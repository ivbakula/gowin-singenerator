==> flow/design.v <==
module SIN_Lut
(
    input clkin,
    output [11:0] sin_x,
    output vsync,
    output hsync
);
reg [3:0] counter;
reg [11:0] buffer;
reg vsync_buffer = 1'b1;
reg hsync_buffer = 1'b0;
assign sin_x = buffer;
assign vsync = vsync_buffer;
assign hsync = hsync_buffer;
always @ (negedge clkin) begin
    case (counter)
      0: begin
            vsync_buffer <= 1'b0;
            hsync_buffer <= 1'b1;
            buffer <= 12'hffff;
         end
      1: buffer <= 12'hfcbe;
      2: buffer <= 12'hfa0d;
      3: buffer <= 12'hf864;
      4: buffer <= 12'hf80b;
      5: buffer <= 12'hf912;
      6: buffer <= 12'hfb4b;
      7: buffer <= 12'hfe55;
      8: buffer <= 12'h01a8;
      9: buffer <= 12'h04b2;
      10: buffer <= 12'h06eb;
      11: buffer <= 12'h07f2;
      12: buffer <= 12'h0799;
      13: buffer <= 12'h05f0;
      14: buffer <= 12'h033f;
      15: begin
            vsync_buffer <= 1'b1;
            hsync_buffer <= 1'b0;
            buffer <= 12'hffff;
          end
    endcase      
    counter <= counter + 1;
end
endmodule
Reports on SIN_Lut
What the tools print for SIN_Lut, step after step.
Lines are those of the file above, counted from 1.
Operators carry their Yosys type and port widths (W data, S select, Z words).
{"block": "inputs", "top": "SIN_Lut", "clock_port": "clkin", "cell_library": "sky130hd", "corner": "tt_025C_1v80"}

Word level
Yosys after proc, flatten, opt, wreduce and memory -nomap, before mapping. Memory bits, and registers merged into a memory's read port (data or address), are not among the register bits. Print and check cells are not counted.
{"block": "bits", "register_bits": 18, "latch_bits": 0, "ramBits": 0, "romBits": 0, "clocked_rd_ports_x_width": 0, "mem_count": 0, "input_bits": 1, "wordCells": 26}
{"block": "op_classes", "n_addsub": 1, "multipliers": 0, "div": 0, "n_cmp": 0, "eq_ne": 15, "shift": 0, "n_mux": 3, "n_logic": 0, "n_reduce_logical": 3}
{"block": "ops", "op": "$pmux W12 S15", "n": 1}
{"block": "ops", "op": "$eq A4 B4 Y1 const B", "n": 8}
{"block": "ops", "op": "$eq A4 B3 Y1 const B", "n": 4}
{"block": "ops", "op": "$eq A4 B2 Y1 const B", "n": 2}
{"block": "ops", "op": "$add A4 B1 Y4 const B", "n": 1}
{"block": "ops", "op": "$eq A4 B1 Y1 const B", "n": 1}
{"block": "ops", "op": "$logic_not A4 Y1", "n": 1}
{"block": "ops", "op": "$pmux W1 S2", "n": 2}
{"block": "ops", "op": "$reduce_bool A2 Y1", "n": 1}
{"block": "ops", "op": "$reduce_or A2 Y1", "n": 1}

Longest topological paths
Depth = most cells in a row (Yosys ltp): at word level without a register or memory, in the mapped netlist without a sequential cell, where the memories' decode and read muxes count.
{"block": "depth", "word_depth": 3, "ABC_AREA": 0, "depth_mapped": 6, "mapped_depth_nobuf": 5}

Synthesis result
Source: synth_stat.txt of the flow (Yosys; design flattened, memories mapped). It holds for the ABC_AREA given above (unset counts as 0); a run with the other value may have another netlist.
{"block": "mapped", "mapped_cells": 91, "yosys_area_um2": 839.6, "seq_area_um2": 380.4, "flip_flops": 18}
{"block": "by_type", "cell_type": "sky130_fd_sc_hd__dfxtp_1", "n": 16, "type_area_um2": 320.307}
{"block": "by_type", "cell_type": "sky130_fd_sc_hd__edfxtp_1", "n": 2, "type_area_um2": 60.058}
{"block": "by_type", "cell_type": "sky130_fd_sc_hd__ha_1", "n": 4, "type_area_um2": 50.048}
{"block": "by_type", "cell_type": "sky130_fd_sc_hd__a21oi_1", "n": 7, "type_area_um2": 35.034}
{"block": "by_type", "cell_type": "sky130_fd_sc_hd__buf_2", "n": 7, "type_area_um2": 35.034}
{"block": "by_type", "cell_type": "sky130_fd_sc_hd__nand2_1", "n": 7, "type_area_um2": 26.275}
{"block": "by_type", "cell_type": "sky130_fd_sc_hd__nand2b_1", "n": 4, "type_area_um2": 25.024}
{"block": "by_type", "cell_type": "sky130_fd_sc_hd__nand3_1", "n": 5, "type_area_um2": 25.024}
{"block": "by_type", "cell_type": "sky130_fd_sc_hd__o32a_1", "n": 2, "type_area_um2": 20.019}
{"block": "by_type", "cell_type": "sky130_fd_sc_hd__inv_1", "n": 5, "type_area_um2": 18.768}
{"block": "by_type", "cell_type": "sky130_fd_sc_hd__xor2_1", "n": 2, "type_area_um2": 17.517}
{"block": "by_type", "cell_type": "sky130_fd_sc_hd__a21o_1", "n": 2, "type_area_um2": 15.014}
{"block": "by_type", "cell_type": "sky130_fd_sc_hd__nor2_1", "n": 4, "type_area_um2": 15.014}
{"block": "by_type", "cell_type": "sky130_fd_sc_hd__o21bai_1", "n": 2, "type_area_um2": 15.014}
{"block": "by_type", "cell_type": "sky130_fd_sc_hd__nor2b_1", "n": 2, "type_area_um2": 12.512}
{"block": "by_type", "cell_type": "sky130_fd_sc_hd__buf_6", "n": 1, "type_area_um2": 11.261}
{"block": "by_type", "cell_type": "sky130_fd_sc_hd__nand4bb_1", "n": 1, "type_area_um2": 11.261}
{"block": "by_type", "cell_type": "sky130_fd_sc_hd__or3_4", "n": 1, "type_area_um2": 11.261}
Other cell types: 15; their cells: 17.

Below are 2 stored runs of the flow (Yosys, OpenROAD; platform sky130hd) on SIN_Lut, each with its settings and what was measured, unordered. Constraints: input delay and output delay 20% of the set period each, output load 0.01 pF.
"totalPower_w": no workload was simulated; the value follows from the tool's default switching activity.

{"run": "entry A", "settings": { "period_ns": 0.904, "CORE_UTILIZATION": 62, "SETUP_SLACK_MARGIN": 0.21, "PLACE_DENSITY_LB_ADDON": 0.07, "CORE_MARGIN": 2, "TNS_END_PERCENT": 50, "GPL_TIMING_DRIVEN": 1, "CTS_CLUSTER_DIAMETER": 39, "CAP_MARGIN": 25, "SLEW_MARGIN": 20 }, "outcome": "incomplete, clock tree synthesis halted on DPL-0038"}
{"run": "entry B", "settings": { "period_ns": 2.36, "CORE_UTILIZATION": 57, "SETUP_SLACK_MARGIN": 0.44, "PLACE_DENSITY": 0.4, "CORE_ASPECT_RATIO": 1.36, "ABC_AREA": 1, "GPL_TIMING_DRIVEN": 0, "GPL_ROUTABILITY_DRIVEN": 1, "CTS_CLUSTER_DIAMETER": 354, "CAP_MARGIN": 30, "MIN_ROUTING_LAYER": "met1", "CORE_MARGIN": 2, "SLEW_MARGIN": 20 }, "results": { "synth_area_um2": 827.0, "design_die_area_um2": 1775.3, "stdcell_area_um2": 1101.1, "layout_utilization_frac": 0.786, "ws_setup_ns": -0.131, "fin_tns_ns": -0.946, "final_hold_ws_ns": 0.487, "totalPower_w": 0.0005779 }}
